==> flow/design.v <==
module RSHL(clk_100MHz, reset, pl, shift, in, out);
    input clk_100MHz, reset, pl, shift;
    input [7:0] in;
    output reg[16:0] out;
    always @(posedge clk_100MHz)
    if(reset)
        out <= 8'b0;
    else
        if(pl)
            out <= in;
        else
            if(shift)
                out <= out << 1;
endmodule 
module one_period(clk_100MHz, reset, in, out);
	input clk_100MHz, reset, in;
	output out;
	reg [1:0] cs, ns;
	always @(posedge clk_100MHz)
		if(reset)
			cs <= 2'b0;
		else
			cs <= ns;
	assign out = (cs == 2'b01);
	always @(cs or in)
		casex({cs, in})
			3'b00_0 : ns = 2'b00;
			3'b00_1 : ns = 2'b01;
			3'b01_0 : ns = 2'b00;
			3'b01_1 : ns = 2'b10;
			3'b10_0 : ns = 2'b00;
			3'b10_1 : ns = 2'b10;
			default : ns = 2'b00;
		endcase
endmodule
module sync(clk_100MHz, in, out);
	input clk_100MHz, in;
	output reg out;
	reg c;
	always @(posedge clk_100MHz)
	   begin
			c <= in;
			out <= c;
		end
endmodule			
module fsm_int(clk, reset, in, _force, NSF, clk_pulse, cs, out);
    input clk, reset, _force, clk_pulse;
    input [1:0] in;
    input [2:0] NSF;
    output reg [1:0] out;
    output reg [2:0] cs;
    reg [2:0] ns;
    always @(posedge clk)
        if(reset)
            cs <= 3'b000;
        else
            if(_force)
                cs <= NSF;
            else
                if(clk_pulse)
                    cs <= ns;
    always @(cs)
        casex(cs)
            3'b0x0 : out = 2'b01;
            3'b001 : out = 2'b10;
            3'b011 : out = 2'b11;
            3'b100 : out = 2'b10;
            default : out = 2'b00;
        endcase
    always @(in or cs)
        casex({cs, in})
            5'b000_11, 5'b000_00 : ns = 3'b000;
			5'b000_01 : ns = 3'b001;
			5'b000_10 : ns = 3'b011;
			5'b001_0x : ns = 3'b001;
			5'b001_1x : ns = 3'b010;
			5'b010_00 : ns = 3'b010;
			5'b010_10 : ns = 3'b001;
			5'b010_x1 : ns = 3'b011;
			5'b011_00, 5'b011_1x : ns = 3'b011;
			5'b011_01 : ns = 3'b100;
			5'b100_xx : ns = 3'b000;
			default : ns = 3'b000;
		endcase
endmodule	
module fsm(clk_100MHz, reset_butt, force_butt, clk_butt, in_sw, nsf_sw, cs_out, out);
	input clk_100MHz, reset_butt, force_butt, clk_butt;
	input [1:0] in_sw;
	input [2:0] nsf_sw;
	output [2:0] cs_out;
	output [1:0] out;
	wire reset_out_sync, force_out_sync, force_out_op, clk_out_sync, clk_out_op;
	wire [1:0] in_out_sync;
	wire [2:0] nsf_out_sync;
	sync sync_reset(clk_100MHz,  reset_butt, reset_out_sync);
	sync sync_force(clk_100MHz, force_butt, force_out_sync);
	one_period one_period_force(clk_100MHz, reset_out_sync, force_out_sync, force_out_op);
	sync sync_clk(clk_100MHz, clk_butt, clk_out_sync);
	one_period one_period_clk(clk_100MHz, reset_out_sync, clk_out_sync, clk_out_op);
	sync sync_in_sw0(clk_100MHz, in_sw[0], in_out_sync[0]);
	sync sync_in_sw1(clk_100MHz, in_sw[1], in_out_sync[1]);
	sync sync_nsf_sw0(clk_100MHz, nsf_sw[0], nsf_out_sync[0]);
	sync sync_nsf_sw1(clk_100MHz, nsf_sw[1], nsf_out_sync[1]);
	sync sync_nsf_sw2(clk_100MHz, nsf_sw[2], nsf_out_sync[2]);
	fsm_int fsm_int_1(clk_100MHz, reset_out_sync, in_sw, force_out_op, nsf_out_sync, clk_out_op, cs_out, out);
endmodule
* Reports on fsm
Tool output for the design above, in the order of the flow. Lines are those of the file above, counted from 1. Operators carry their Yosys type and port widths (W data, S select, Z words). Library cell names are shortened. The mark n/a stands for no value.
Set-up: top module fsm, clock clk_100MHz, cell library sky130hd, corner tt_025C_1v80

* Elaborated design
Counts by Yosys on the flattened word-level netlist (proc, flatten, opt, wreduce; memories kept). Register bits leave out memories and registers merged into their read ports (data or address). Print and check cells are left out. Cells with the same type and inputs are merged into one.
Bit counts: bits in registers 19, input bits 9, cells after elaboration 50
Operators by class: equal/unequal tests 21, muxes and demuxes 6, reduce/logical cells 8
Operators with widths (count):
- $eq A5 B4 Y1 const B | 4
- $pmux W3 S4 | 1
- $eq A3 B1 Y1 const B | 3
- $eq A3 B2 Y1 const B | 3
- $eq A3 B3 Y1 const B | 3
- $reduce_or A2 Y1 | 4
- $eq A4 B2 Y1 const B | 2
- $eq A4 B3 Y1 const B | 2
- $pmux W2 S2 | 2
- $pmux W2 S3 | 1
- $mux W3 | 2
- $eq A5 B1 Y1 const B | 1
- $eq A5 B2 Y1 const B | 1
- $eq A2 B1 Y1 const B | 2
- $reduce_or A4 Y1 | 1
- $reduce_or A3 Y1 | 1
- $logic_not A2 Y1 | 1
- $reduce_bool A2 Y1 | 1

* Depth
Yosys ltp: most cells in a row. Word level: on the elaborated netlist, between registers, memories and ports. Mapped: between sequential cells and ports; inverters and the memories' decode and read muxes count.
Logic depth: word-level depth 5, ABC_AREA 0, mapped depth 4, depth with buffers taken out 3

* Synthesis result
Source: synth_stat.txt of the flow (Yosys; design flattened, memories mapped). It holds for the ABC_AREA given above (unset counts as 0); a run with the other value may have another netlist.
Synthesis totals: cells in the netlist 57, mapped area 638.1 um^2, sequential area 380.4 um^2, flip-flop cells 19, buffer cells 1
Cells by type:
- dfxtp_1 | count 19, total area 380.365 um^2
- nand2b_1 | count 10, total area 62.56 um^2
- a21oi_1 | count 5, total area 25.024 um^2
- a211oi_1 | count 3, total area 22.522 um^2
- mux2i_1 | count 2, total area 20.019 um^2
- o32ai_2 | count 1, total area 16.266 um^2
- nor3b_2 | count 1, total area 12.512 um^2
- buf_6 | count 1, total area 11.261 um^2
- nand2_1 | count 3, total area 11.261 um^2
- nor3_1 | count 2, total area 10.01 um^2
- and3b_1 | count 1, total area 8.758 um^2
- nand4b_1 | count 1, total area 8.758 um^2
- o311ai_1 | count 1, total area 8.758 um^2
- and2b_1 | count 1, total area 7.507 um^2
- nand3b_1 | count 1, total area 7.507 um^2
- nor2_1 | count 2, total area 7.507 um^2
- o21bai_1 | count 1, total area 7.507 um^2
- a31oi_1 | count 1, total area 6.256 um^2
- inv_1 | count 1, total area 3.754 um^2
The figures by module come from a second, unflattened synthesis with its own total; it is not the netlist above.
Second synthesis, totals: cells (unflattened synthesis) 58, area (unflattened synthesis) 633.1 um^2
Rows give one instance, submodules left out.
Modules:
- fsm_int | times used 1, cells 32, area 247.7 um^2
- sync | times used 6, cells 2, area 40.0 um^2
- one_period | times used 2, cells 7, area 72.6 um^2
- fsm | times used 1, cells 0, area 0.0 um^2

* Path before layout
Path of least setup slack by OpenSTA after synthesis, without wires, with an ideal clock, recovery checks aside; 20% of the period is set as input and as output delay. Where synthesis merged equal registers, the netlist keeps one of their names.
Path post-synthesis: path kind flip-flop to flip-flop, start point reg fsm_int_1.cs[0], end point reg fsm_int_1.cs[0], clock period 957 ps, data arrival time 889 ps, required time 829 ps, setup slack -60 ps, path delay 1017 ps, stages on the path 5, path buffers 1, synthesis period reached 1017 ps
"path delay" = arrival - input delay + setup time. "stages on the path" counts driving pins, that of a launching flip-flop among them; a cell with two outputs on the path counts twice. "synthesis period reached" = period - worst setup slack (recovery checks aside). The figure is calculated, with input and output delays left at 20% of the set period. The rows between start and end are the longest chain of elaborated cells between them; the timing report does not say that the signal goes this way. Where chains are equally long, one stands for them. Each line given opens the expression or statement behind the cell; cells for indexed reads and writes are added by Yosys, which also makes memories of some case tables. A register here has more assigning lines than the two given.
On the way, post-synthesis: cell sequence dfxtp_1 buf_6 nor2_1 mux2i_1 o32ai_2, length of the longest elaborated chain 5, elaborated cells between the ends (all ways) 16, RTL lines with such cells 3, those cells by class 10 x eq/ne; 3 x mux; 3 x reduce/logical
RTL lines, path post-synthesis:
- from (decl) | RTL line 51 | output reg [2:0] cs;
- from (assign) | RTL line 55 | cs <= 3'b000;
- from (assign) | RTL line 61 | cs <= ns;
- $eq A5 B2 Y1 | RTL line 71 | casex({cs, in})
- $reduce_or A4 Y1
- $pmux W3 S4 | RTL line 71
- $mux W3 | RTL line 60 | if(clk_pulse)
- $mux W3 | RTL line 57 | if(_force)
- to (assign) | RTL line 58 | cs <= NSF;
- to (assign) | RTL line 61
- to (decl) | RTL line 51

* Path in the finished layout
From the final timing report of job 1: the path of least setup slack in the routed layout; clock arrival at registers is part of the times. The report prints the path's times to 10 ps; the period is as set.
Path after layout: path kind flip-flop to output port, start point reg fsm_int_1.cs[1], end point out cs_out[1], clock period 1320 ps, data arrival time 1000 ps, required time 1060 ps, setup slack 60 ps, stages on the path 3, path buffers 2
A register here has more assigning lines than the two given.
On the way, after layout: cell sequence dfxtp_2 buf_4 clkdlybuf4s15_1, length of the longest elaborated chain 0, elaborated cells between the ends (all ways) 0, RTL lines with such cells 0
RTL lines, path after layout:
- from (decl) | RTL line 51 | output reg [2:0] cs;
- from (assign) | RTL line 55 | cs <= 3'b000;
- from (assign) | RTL line 61 | cs <= ns;
- to (decl) | RTL line 90 | output [2:0] cs_out;

FLOW RESULTS
============

Top module fsm; platform sky130hd; tools Yosys and OpenROAD; 2 stored runs in no particular order. Input and output delays are each 20% of the period that was set; the output load is 0.01 pF.
"clock period reached": clock period set for the run, less the worst setup slack. It is reckoned from that one timing run; input and output delays stay at 20% of the period that was set.
"critical path time" = time allowed to the worst setup path (clock period - input delay - output delay, where it has them) - its slack; a late launch clock adds to it, a late capture clock takes from it.
By "power consumption" is meant OpenSTA's value without simulated activity: inputs other than the clock are taken to toggle once in ten clock periods, and the tool carries that through the logic.
"critical path time" is known to 10 ps.

* Job 1 | settings: period_ns 1.32; CAP_MARGIN 20; CORE_MARGIN 2; CORE_UTILIZATION 40; SLEW_MARGIN 20 | results: critical path time 1000 ps; critical path type flip-flop to output port; setup slack of the critical path 60 ps; power consumption 1.021 mW; clock period reached 1260 ps; final design utilization 0.544; total die area 1930.7 um^2; mapped cell area after synthesis 638.1 um^2
* Job 2 | settings: period_ns 1.1; CORE_UTILIZATION 55; PLACE_DENSITY_LB_ADDON 0.16; CORE_ASPECT_RATIO 0.64; ABC_AREA 1; CTS_CLUSTER_SIZE 24; SLEW_MARGIN 40; MAX_ROUTING_LAYER met4; CAP_MARGIN 20; CORE_MARGIN 2 | unfinished; error PDN-0185 in floorplanning
